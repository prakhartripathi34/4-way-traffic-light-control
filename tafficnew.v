==> flow/design.v <==
module  Traffic_Light_Controller_new(
    input clk,rst,
    output reg [2:0]light_path_left,           
    output reg [2:0]light_path_right,             
    output reg [2:0]light_straight,           
    output reg [2:0]light_back              
    );
    parameter  S_left=0, S_right=1, S_straight =2, S_back=3;
    reg [2:0] tme;
    reg[2:0] ps;
    parameter  sec_left=7,sec_right=5,sec_straight=4,sec_back=6;
    always @(posedge clk or posedge rst) begin
        if(rst==1)
        begin
            ps<=S_left;
            tme<=0;
        end
        else 
             case (ps)
                S_left  :if(tme<sec_left)
                            begin
                                ps<=S_left;
                                tme<=tme+1;
                            end
                            else
                            begin 
                                ps<=S_right;
                                tme<=0;
                            end
                S_right : if(tme<=sec_right)
                            begin
                                ps<=S_right;
                                tme<=tme+1;
                            end
                            else
                            begin 
                                ps<=S_straight;
                                tme<=0;
                            end
               S_straight : if(tme<=sec_straight)
                            begin
                                ps<=S_straight;
                                tme<=tme+1;
                            end
                            else
                            begin 
                                ps<=S_back;
                                tme<=0;
                            end
                S_back : if(tme<=sec_back)
                            begin
                                ps<=S_back;
                                tme<=tme+1;
                            end
                            else
                            begin 
                                ps<=S_left;
                                tme<=0;
                            end
                default: ps<=S_left;
             endcase
    end
    always @(ps) begin
               case(ps)
                    S_left:
                    begin
                       light_path_left=3'b001;
                       light_path_right=3'b010;
                       light_straight=3'b100;
                       light_back=3'b100;
                    end
                    S_right:
                    begin 
                       light_path_left=3'b100;
                       light_path_right=3'b001;
                       light_straight=3'b010;
                       light_back=3'b100;
                    end
                    S_straight:
                    begin
                       light_path_left=3'b100;
                       light_path_right=3'b100;
                       light_straight=3'b001;
                       light_back=3'b010;
                    end
                    S_back:
                    begin
                       light_path_left=3'b010;
                       light_path_right=3'b100;
                       light_straight=3'b100;
                       light_back=3'b001;
                    end
                    default:
                    begin 
                       light_path_left=3'b000;
                       light_path_right=3'b000;
                       light_straight=3'b000;
                       light_back=3'b000;
                    end
                    endcase
            end                
endmodule
---- Step by step through the tools: Traffic_Light_Controller_new ----
Tool output for the design above, in the order of the flow.
Line numbers count from 1 in the design file above.
Operators carry their Yosys type and port widths (W data, S select, Z words).
Cell names lack the library's common part.
Not given: --
inputs
  design top .............................. Traffic_Light_Controller_new
  clock input ............................. clk
  cell library ............................ sky130hd
  timing corner ........................... tt_025C_1v80

---- Word level ----
Source: Yosys, flattened and elaborated, memories not mapped. Widths are those after wreduce. Registers that Yosys merges into a memory's read port (data or address) are not register bits. Print and check cells do not count. Equal cells are merged and count once.
bit counts
  register bits after elaboration ......... 6
  input port bits ......................... 2
  cells after elaboration ................. 30
operators by class
  reduce/logical cells .................... 6
  order comparisons ....................... 4
  add/sub/neg operators ................... 1
  equal/unequal tests ..................... 3
  multiplexer cells ....................... 14
operators with widths
  kind                   count
  $pmux W3 S3            4
  $pmux W3 S4            2
  $mux W3                4
  $le A3 B3 Y1 const B   3
  $reduce_or A2 Y1       4
  $eq A3 B2 Y1 const B   2
  $reduce_bool A4 Y1     1
  $mux W2                2
  $add A3 B1 Y3 const B  1
  $eq A3 B1 Y1 const B   1
  $lt A3 B3 Y1 const B   1
  $logic_not A3 Y1       1
  $mux W1                2

---- Logic depth ----
Depth = most cells in a row (Yosys ltp): at word level without a register or memory, in the mapped netlist without a sequential cell, where the memories' decode and read muxes count.
depth
  word-level depth ........................ 3
  ABC_AREA ................................ 0
  depth in mapped cells ................... 6

---- Mapped cells and area ----
Source: synth_stat.txt of the flow (Yosys; design flattened, memories mapped). It holds for the ABC_AREA given above (unset counts as 0); a run with the other value may have another netlist.
The area totals of this step are shown rounded.
mapped netlist
  flip-flops .............................. 7
  buffer cells ............................ 8
  synthesis area .......................... 454 µm²
  standard cells after synthesis .......... 53
  sequential area ......................... 176 µm²
cells by type
  type      count  area in all (µm²)
  dfrtp_1   6      150.144
  ha_1      3      37.536
  clkbuf_1  8      30.029
  dfstp_2   1      26.275
  inv_1     5      18.768
  or2_1     3      18.768
  nand2_1   4      15.014
  nand2b_1  2      12.512
  nor3b_2   1      12.512
  mux2_1    1      11.261
  a21oi_1   2      10.01
  a41o_1    1      10.01
  o21ai_1   2      10.01
  a21oi_2   1      8.758
  o22a_1    1      8.758
  o31a_1    1      8.758
  o41ai_1   1      8.758
  a21o_1    1      7.507
Other cell types: 8; their cells: 9.

---- Timing after synthesis ----
Source: OpenSTA report_checks on the synthesized netlist (no wires, ideal clock, input and output delay 20% of the period each), path of least setup slack; recovery checks are left aside. Register names are those of the netlist, which keeps one name where synthesis merged equal registers.
timing after synthesis
  path type ............................... flip-flop to flip-flop
  from .................................... register tme[0]
  to ...................................... register tme[1]
  arrival ................................. 1.271 ns
  clock period ............................ 2.11 ns
  launch time at the first pin ............ 0.000 ns
  buffers on the path ..................... 0
  stages .................................. 7
  delay of the path ....................... 1.394 ns
  path slack .............................. 0.717 ns
  period reached after synthesis .......... 1.393 ns
"delay of the path" = arrival - input delay + setup time.
"stages" counts driving pins, that of a launching flip-flop among them; a cell with two outputs on the path counts twice.
"period reached after synthesis" is the clock period less the worst setup slack; recovery checks do not enter. This is arithmetic on one report: input and output delays are still those of the set period (20% each).
Between the ends stands the longest chain of elaborated cells between them, by number of cells; it is not shown to be the way that was timed. Of several equally long chains one is given.
A line is the first line of the expression or statement that the cell stems from. Yosys adds cells for indexed reads and writes and turns some case tables into memories.
A register here has more assigning lines than the two given.
on the way, after synthesis
  path through ............................ dfrtp_1 -> inv_1 -> ha_1 -> nand2b_1 -> o22a_1 -> a21oi_2 -> o21ai_1
  length of the longest elaborated chain .. 3
  elaborated cells between the ends (all ways) .. 10
  those cells by class .................... 1 x add/sub; 4 x compare; 5 x mux
ends and longest elaborated chain, after synthesis
  item             line  RTL
  start, declared  9     reg [2:0] tme;
  start, assigned  23    tme<=tme+1;
  start, assigned  33    tme<=tme+1;
  $add A3 B1 Y3    53    tme<=tme+1;
  $mux W3          50    S_back : if(tme<=sec_back)
  $pmux W3 S4      19    case (ps)
  end, assigned    23
  end, assigned    33
  end, declared    9

Record of 2 stored runs of the RTL-to-layout flow on Traffic_Light_Controller_new, platform sky130hd. The runs are unordered. Constraints: input delay and output delay 20% of the set period each, output load 0.01 pF.

---- stored run 1 ----
settings
  period_ns = 1.54
  CORE_UTILIZATION = 48
  PLACE_DENSITY_LB_ADDON = 0.23
  CORE_ASPECT_RATIO = 1.77
  CELL_PAD_IN_SITES_GLOBAL_PLACEMENT = 2
  TNS_END_PERCENT = 100
  CTS_CLUSTER_DIAMETER = 263
  SLEW_MARGIN = 30
  MIN_ROUTING_LAYER = met1
  CAP_MARGIN = 20
  CORE_MARGIN = 2
results
  incomplete, floorplanning halted on PDN-0185

---- stored run 2 ----
settings
  period_ns = 1.29
  CORE_UTILIZATION = 59
  SETUP_SLACK_MARGIN = 0.14
  PLACE_DENSITY = 0.94
  CELL_PAD_IN_SITES_GLOBAL_PLACEMENT = 3
  CELL_PAD_IN_SITES_DETAIL_PLACEMENT = 2
  TNS_END_PERCENT = 15
  ABC_AREA = 0
  SLEW_MARGIN = 0
  MIN_ROUTING_LAYER = met2
  MAX_ROUTING_LAYER = met4
  CAP_MARGIN = 20
  CORE_MARGIN = 2
results
  incomplete, floorplanning halted on PDN-0185
